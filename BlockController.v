==> flow/design.v <==
module BlockController #(
   parameter AREA_ROW = 32,
   parameter AREA_COL = 16,
   parameter ROW_ADDR_W = 5,
   parameter COL_ADDR_W = 4
) (
   input                            clk,
   input                            rstn,
   input                            pressed_left,   
   input                            press_left_enable,
   input                            pressed_right,  
   input                            press_right_enable,
   input                            pressed_up,     
   input                            pressed_down,   
   input                            press_down_enable,
   input                            pressed_switch,
   input                            pressed_fall_down,
   input                            pressed_reserverd, 
   output                           falling_update, 
   output   [ROW_ADDR_W-1:0]        mv_blk_row,     
   output   [COL_ADDR_W-1:0]        mv_blk_col,     
   output   [15:0]                  mv_blk_data,    
   input                            mv_down_enable, 
   output   [ROW_ADDR_W-1:0]        tst_blk_row,    
   output   [COL_ADDR_W-1:0]        tst_blk_col,    
   output   [15:0]                  tst_blk_data,   
   input                            tst_blk_overl   
);
reg [15:0] BLK_0 = {
   4'b0_0_0_0,
   4'b0_1_1_0,
   4'b0_1_1_0,
   4'b0_0_0_0
};
reg [15:0] BLK_1 = {
   4'b0_0_0_0,
   4'b0_0_0_0,
   4'b0_0_0_0,
   4'b1_1_1_1
};
reg [15:0] BLK_2 = {
   4'b0_0_0_0,
   4'b0_0_0_0,
   4'b1_1_1_1,
   4'b1_1_1_1
};
reg [15:0] BLK_3 = {
   4'b1_1_1_1,
   4'b1_1_1_1,
   4'b1_1_1_1,
   4'b1_1_1_1
};
reg [15:0] BLK_4 = {
   4'b1_1_1_1,
   4'b1_0_0_1,
   4'b1_0_0_1,
   4'b1_1_1_1
};
reg [2:0] nxt_blk_idx = 3'd4;
reg [15:0] nxt_blk_data;
always @(posedge clk) begin
    if (~rstn) begin
        nxt_blk_idx <= 3'd4;
    end else begin
        nxt_blk_idx <= {nxt_blk_idx[1:0], nxt_blk_idx[2] ^ nxt_blk_idx[1]};
    end
end
always @(*) begin
   case(nxt_blk_idx)
      3'd0: nxt_blk_data = BLK_0;
      3'd1: nxt_blk_data = BLK_1;
      3'd2: nxt_blk_data = BLK_2;
      3'd3: nxt_blk_data = BLK_3;
      3'd4: nxt_blk_data = BLK_4;
      3'd5: nxt_blk_data = BLK_0;
      3'd6: nxt_blk_data = BLK_1;
      3'd7: nxt_blk_data = BLK_2;
      default: nxt_blk_data = BLK_0;
   endcase
end 
reg [ROW_ADDR_W-1:0] tst_blk_row_r;
reg [COL_ADDR_W-1:0] tst_blk_col_r;
reg [15:0] tst_blk_data_r;
assign tst_blk_row = tst_blk_row_r;
assign tst_blk_col = tst_blk_col_r;
assign tst_blk_data = tst_blk_data_r;
always @(posedge clk) begin
   tst_blk_row_r= mv_blk_row_r+1;
   tst_blk_col_r = mv_blk_col_r;
   tst_blk_data_r <= mv_blk_data_r;
end 
reg tst_blk_tocheck = 1'b0; 
reg falling_update_r = 1'b0;  
reg [ROW_ADDR_W-1:0] mv_blk_row_r;
reg [COL_ADDR_W-1:0] mv_blk_col_r;
reg [15:0] mv_blk_data_r;
assign falling_update = falling_update_r;
assign mv_blk_row = mv_blk_row_r;
assign mv_blk_col = mv_blk_col_r;
assign mv_blk_data = mv_blk_data_r;
always @(posedge clk) begin
   if (~rstn) begin
      falling_update_r <= 1'b0;
      mv_blk_row_r <= 0;
      mv_blk_col_r <= (AREA_COL >> 1) - 2;
      mv_blk_data_r <= nxt_blk_data;
   end 
   else if (falling_update) begin
      if (~mv_down_enable) begin
         mv_blk_row_r <= 0;
         mv_blk_col_r <= (AREA_COL >> 1) - 2;
         mv_blk_data_r <= nxt_blk_data;
         falling_update_r <= 1'b0;
      end 
      else if (mv_blk_row_r == {ROW_ADDR_W{1'b1}}) begin
         falling_update_r <= 1'b0;
      end 
      else begin
         mv_blk_row_r <= mv_blk_row_r + 1;
         falling_update_r <= (mv_blk_row_r == {ROW_ADDR_W{1'b1}}) ? 1'b0: 1'b1; 
      end 
   end 
   else if (pressed_fall_down) begin
      falling_update_r <= 1'b1;
   end 
   else if (pressed_up) begin
         mv_blk_data_r <= {
            mv_blk_data_r[12],mv_blk_data_r[8],mv_blk_data_r[4],mv_blk_data_r[0],
            mv_blk_data_r[13],mv_blk_data_r[9],mv_blk_data_r[5],mv_blk_data_r[1],
            mv_blk_data_r[14],mv_blk_data_r[10],mv_blk_data_r[6],mv_blk_data_r[2],
            mv_blk_data_r[15],mv_blk_data_r[11],mv_blk_data_r[7],mv_blk_data_r[3]
         };
   end 
   else if (pressed_down) begin
         if(press_down_enable)begin
            mv_blk_row_r <= mv_blk_row_r + 1;
         end
   end 
   else if (pressed_left) begin
      if(press_left_enable)begin
         if(mv_blk_col_r>0)
            mv_blk_col_r <= mv_blk_col_r - 1;
      end 
   end 
   else if (pressed_right) begin
      if(press_right_enable)begin
         if(mv_blk_col_r<(AREA_COL - 3))
            mv_blk_col_r <= mv_blk_col_r + 1;
      end
   end 
   else if (pressed_switch) begin
      mv_blk_data_r <= nxt_blk_data;
   end
end
endmodule
From RTL to reports: BlockController
The steps from the RTL of BlockController to its reports follow in flow order.
Line numbers count from 1 in the design file above.
Operators: Yosys type, input widths -> output width; for muxes data width and select width s.
Library cell names are shortened.
{"block": "setup", "design": "BlockController", "clk_port": "clk", "lib": "sky130hd", "lib_corner": "tt_025C_1v80"}

Elaborated design
Source: Yosys, flattened and elaborated, memories not mapped. Widths are those after wreduce. Registers that Yosys merges into a memory's read port (data or address) are not register bits. Print and check cells do not count. Equal cells are merged and count once.
{"block": "op_classes", "n_logic": 1, "reduce_logical": 12, "muxes": 32, "add_sub_neg": 3, "n_eq": 21, "compare": 2}
{"block": "ops", "operator": "$mux 16", "n": 9}
{"block": "ops", "operator": "$pmux 16 s5", "n": 1}
{"block": "ops", "operator": "$mux 4", "n": 11}
{"block": "ops", "operator": "$mux 5", "n": 7}
{"block": "ops", "operator": "$eq 3x3->1 const B", "n": 4}
{"block": "ops", "operator": "$reduce_bool 3->1", "n": 3}
{"block": "ops", "operator": "$reduce_and 9->1", "n": 1}
{"block": "ops", "operator": "$ne 4x2->1 const B", "n": 2}
{"block": "ops", "operator": "$ne 2x1->1 const B", "n": 3}
{"block": "ops", "operator": "$reduce_or 2->1", "n": 3}
{"block": "ops", "operator": "$ne 3x1->1 const B", "n": 2}
{"block": "ops", "operator": "$eq 3x2->1 const B", "n": 2}
{"block": "ops", "operator": "$ne 3x3->1 const B", "n": 2}
{"block": "ops", "operator": "$reduce_and 6->1", "n": 1}
{"block": "ops", "operator": "$add 5x1->5 const B", "n": 1}
{"block": "ops", "operator": "$eq 5x5->1 const B", "n": 1}
{"block": "ops", "operator": "$reduce_and 5->1", "n": 1}
{"block": "ops", "operator": "$reduce_bool 2->1", "n": 2}
{"block": "ops", "operator": "$add 4x1->4 const B", "n": 1}
{"block": "ops", "operator": "$sub 4x1->4 const B", "n": 1}
{"block": "ops", "operator": "$gt 4x1->1 const B", "n": 1}
{"block": "ops", "operator": "$ne 4x1->1 const B", "n": 1}
{"block": "ops", "operator": "$ne 4x3->1 const B", "n": 1}
{"block": "ops", "operator": "$lt 4x4->1 const B", "n": 1}
{"block": "ops", "operator": "$mux 1", "n": 4}
{"block": "ops", "operator": "$eq 3x1->1 const B", "n": 1}
{"block": "ops", "operator": "$ne 3x2->1 const B", "n": 1}
{"block": "ops", "operator": "$logic_not 3->1", "n": 1}
Not listed: further kinds 2, cells in them 2.
{"block": "word_totals", "output_inout_bits": 51, "ff_bits": 54, "input_bits": 14}

Longest topological paths
Longest topological path by Yosys (ltp), each cell counted once; first at word level (registers and memories cut), then after technology mapping (sequential cells cut; the memories' decode and read muxes count).
{"block": "logic_depth", "word_depth": 11, "abc_area": 0, "mapped_depth": 8, "ltp_nobuf": 8}

Mapped cells and area
Source: synth_stat.txt of the flow (Yosys; design flattened, memories mapped). It holds for the ABC_AREA given above (unset counts as 0); a run with the other value may have another netlist.
Totals and module areas in this step are rounded.
{"block": "types", "type": "dfxtp_1", "n": 38}
{"block": "types", "type": "edfxtp_1", "n": 16}
{"block": "types", "type": "o21a_1", "n": 12}
{"block": "types", "type": "ha_1", "n": 4}
{"block": "types", "type": "nor2b_1", "n": 7}
{"block": "types", "type": "nand2b_1", "n": 6}
{"block": "types", "type": "nor2_1", "n": 10}
{"block": "types", "type": "mux2i_1", "n": 3}
{"block": "types", "type": "xnor2_1", "n": 3}
{"block": "types", "type": "xor2_1", "n": 3}
{"block": "types", "type": "a22oi_1", "n": 3}
{"block": "types", "type": "nand2_1", "n": 6}
{"block": "types", "type": "nand3b_1", "n": 3}
{"block": "types", "type": "a21oi_1", "n": 4}
{"block": "types", "type": "fa_1", "n": 1}
{"block": "types", "type": "a211oi_1", "n": 2}
{"block": "types", "type": "a21boi_0", "n": 2}
{"block": "types", "type": "a21o_1", "n": 2}
Other cell types: 24; their cells: 33.
{"block": "mapped", "area_um2": 2000, "ff_cells": 54, "seq_area_um2": 1200, "n_buf": 5, "cells": 158}

Timing after synthesis
Path of least setup slack by OpenSTA after synthesis, without wires, with an ideal clock, recovery checks aside; 20% of the period is set as input and as output delay. Where synthesis merged equal registers, the netlist keeps one of their names.
{"block": "synth_timing", "path_kind": "input to register", "start": "input pressed_left", "end": "register mv_blk_data_r[0]", "setup_ps": 447, "t_arrival_ps": 3167, "path_stages": 3, "path_delay_ps": 2746, "clock_period_ps": 4340, "t_required_ps": 3893, "t_first_pin_ps": 868, "path_slack_ps": 726, "period_less_setup_slack_ps": 3614}
"path_delay_ps" is the arrival time less input delay plus setup time.
"path_stages" counts driving pins, that of a launching flip-flop among them; a cell with two outputs on the path counts twice.
"period_less_setup_slack_ps" is the clock period less the worst setup slack; recovery checks do not enter. This is arithmetic on one report: input and output delays are still those of the set period (20% each).
Between the ends stands the longest chain of elaborated cells between them, by number of cells; it is not shown to be the way that was timed. Of several equally long chains one is given.
Each line given opens the expression or statement behind the cell; cells for indexed reads and writes are added by Yosys, which also makes memories of some case tables.
A register here has more assigning lines than the two given.
Only ways into the end's enable, where the timed path ends, are counted here.
{"block": "synth_via", "path_cell_list": "nor4b_1 > nor2_1 > o311ai_0", "elab_chain_len": 2}
{"block": "synth_rtl", "item": "start: declaration", "line": 9, "text": "input                            pressed_left,"}
{"block": "synth_rtl", "item": "$ne 4x2->1"}
{"block": "synth_rtl", "item": "$reduce_and 6->1"}
{"block": "synth_rtl", "item": "end: assignment", "line": 106, "text": "mv_blk_data_r <= nxt_blk_data;"}
{"block": "synth_rtl", "item": "end: assignment", "line": 112, "text": "mv_blk_data_r <= nxt_blk_data;"}
{"block": "synth_rtl", "item": "end: declaration", "line": 96, "text": "reg [15:0] mv_blk_data_r;"}

Timing after layout
From the final timing report of record 1: the path of least setup slack in the routed layout; clock arrival at registers is part of the times.
The report prints the path's times to 10 ps; the period is as set.
{"block": "layout_timing", "path_kind": "input to register", "start": "input pressed_left", "end": "register mv_blk_col_r[3]", "t_first_pin_ps": 690, "path_stages": 7, "t_arrival_ps": 2520, "setup_ps": 100, "clock_period_ps": 3450, "t_required_ps": 3630, "path_slack_ps": 1120}
Between the ends stands the longest chain of elaborated cells between them, by number of cells; it is not shown to be the way that was timed. Of several equally long chains one is given.
A register here has more assigning lines than the two given.
{"block": "layout_via", "path_cell_list": "clkdlybuf4s50_1 > ha_1 > a21o_2 > a21oi_1 > xnor2_1 > o21ai_0 > a31o_1", "elab_chain_len": 5}
{"block": "layout_rtl", "item": "start: declaration", "line": 9, "text": "input                            pressed_left,"}
{"block": "layout_rtl", "item": "$mux 4", "line": 139, "text": "else if (pressed_left) begin"}
{"block": "layout_rtl", "item": "$mux 4", "line": 134, "text": "else if (pressed_down) begin"}
{"block": "layout_rtl", "item": "$mux 4", "line": 126, "text": "else if (pressed_up) begin"}
{"block": "layout_rtl", "item": "$mux 4", "line": 123, "text": "else if (pressed_fall_down) begin"}
{"block": "layout_rtl", "item": "$mux 4", "line": 108, "text": "else if (falling_update) begin"}
{"block": "layout_rtl", "item": "end: assignment", "line": 105, "text": "mv_blk_col_r <= (AREA_COL >> 1) - 2;"}
{"block": "layout_rtl", "item": "end: assignment", "line": 111, "text": "mv_blk_col_r <= (AREA_COL >> 1) - 2;"}
{"block": "layout_rtl", "item": "end: declaration", "line": 95, "text": "reg [COL_ADDR_W-1:0] mv_blk_col_r;"}

Lab notebook: BlockController

Stored flow runs of BlockController (2 of them; Yosys, OpenROAD, sky130hd). They differ in their settings and are not a sequence. Constraints: input delay and output delay 20% of the set period each, output load 0.01 pF.
By "period_reached_ps" is meant the clock period of the run minus its worst setup slack. This is arithmetic on one report: input and output delays are still those of the set period (20% each).
"critical_path_time_ps" is the time allowed to the run's worst setup path (the clock period less input and output delay, where it has them) less its slack. Clock arrival times count: a late capture clock shortens it, a late launch clock lengthens it.
By "total_power_uw" is meant OpenSTA's value without simulated activity: inputs other than the clock are taken to toggle once in ten clock periods, and the tool carries that through the logic.
"critical_path_time_ps" is known to 10 ps.
Measured values are rounded.

{"run": "record 1", "settings": { "period_ns": 3.45, "CORE_UTILIZATION": 17, "SETUP_SLACK_MARGIN": 0.75, "PLACE_DENSITY": 0.61, "CELL_PAD_IN_SITES_DETAIL_PLACEMENT": 2, "CTS_CLUSTER_SIZE": 46, "CAP_MARGIN": 0, "MIN_ROUTING_LAYER": "met1", "CORE_MARGIN": 2, "SLEW_MARGIN": 20 }, "results": { "ys_area_um2": 2000, "dieArea_um2": 12000, "cell_area_final_um2": 2900, "post_route_util_pct": 26, "worst_setup_slack_ps": 1100, "final_setup_tns_ps": 0, "ws_hold_ps": 410, "total_power_uw": 1600, "period_reached_ps": 2332, "critical_path_time_ps": 1640, "path_kind": "input to register" }}
{"run": "record 2", "settings": { "period_ns": 2.82, "CORE_UTILIZATION": 26, "PLACE_DENSITY_LB_ADDON": 0.11, "CORE_ASPECT_RATIO": 0.56, "CORE_MARGIN": 9, "CELL_PAD_IN_SITES_DETAIL_PLACEMENT": 1, "ABC_AREA": 0, "GPL_ROUTABILITY_DRIVEN": 0, "SLEW_MARGIN": 15, "MIN_ROUTING_LAYER": "met1", "CAP_MARGIN": 20 }, "results": { "ys_area_um2": 2000, "dieArea_um2": 11000, "cell_area_final_um2": 2900, "post_route_util_pct": 40, "worst_setup_slack_ps": 650, "final_setup_tns_ps": 0, "ws_hold_ps": 400, "total_power_uw": 2000, "period_reached_ps": 2167, "critical_path_time_ps": 1600, "path_kind": "register to output" }}
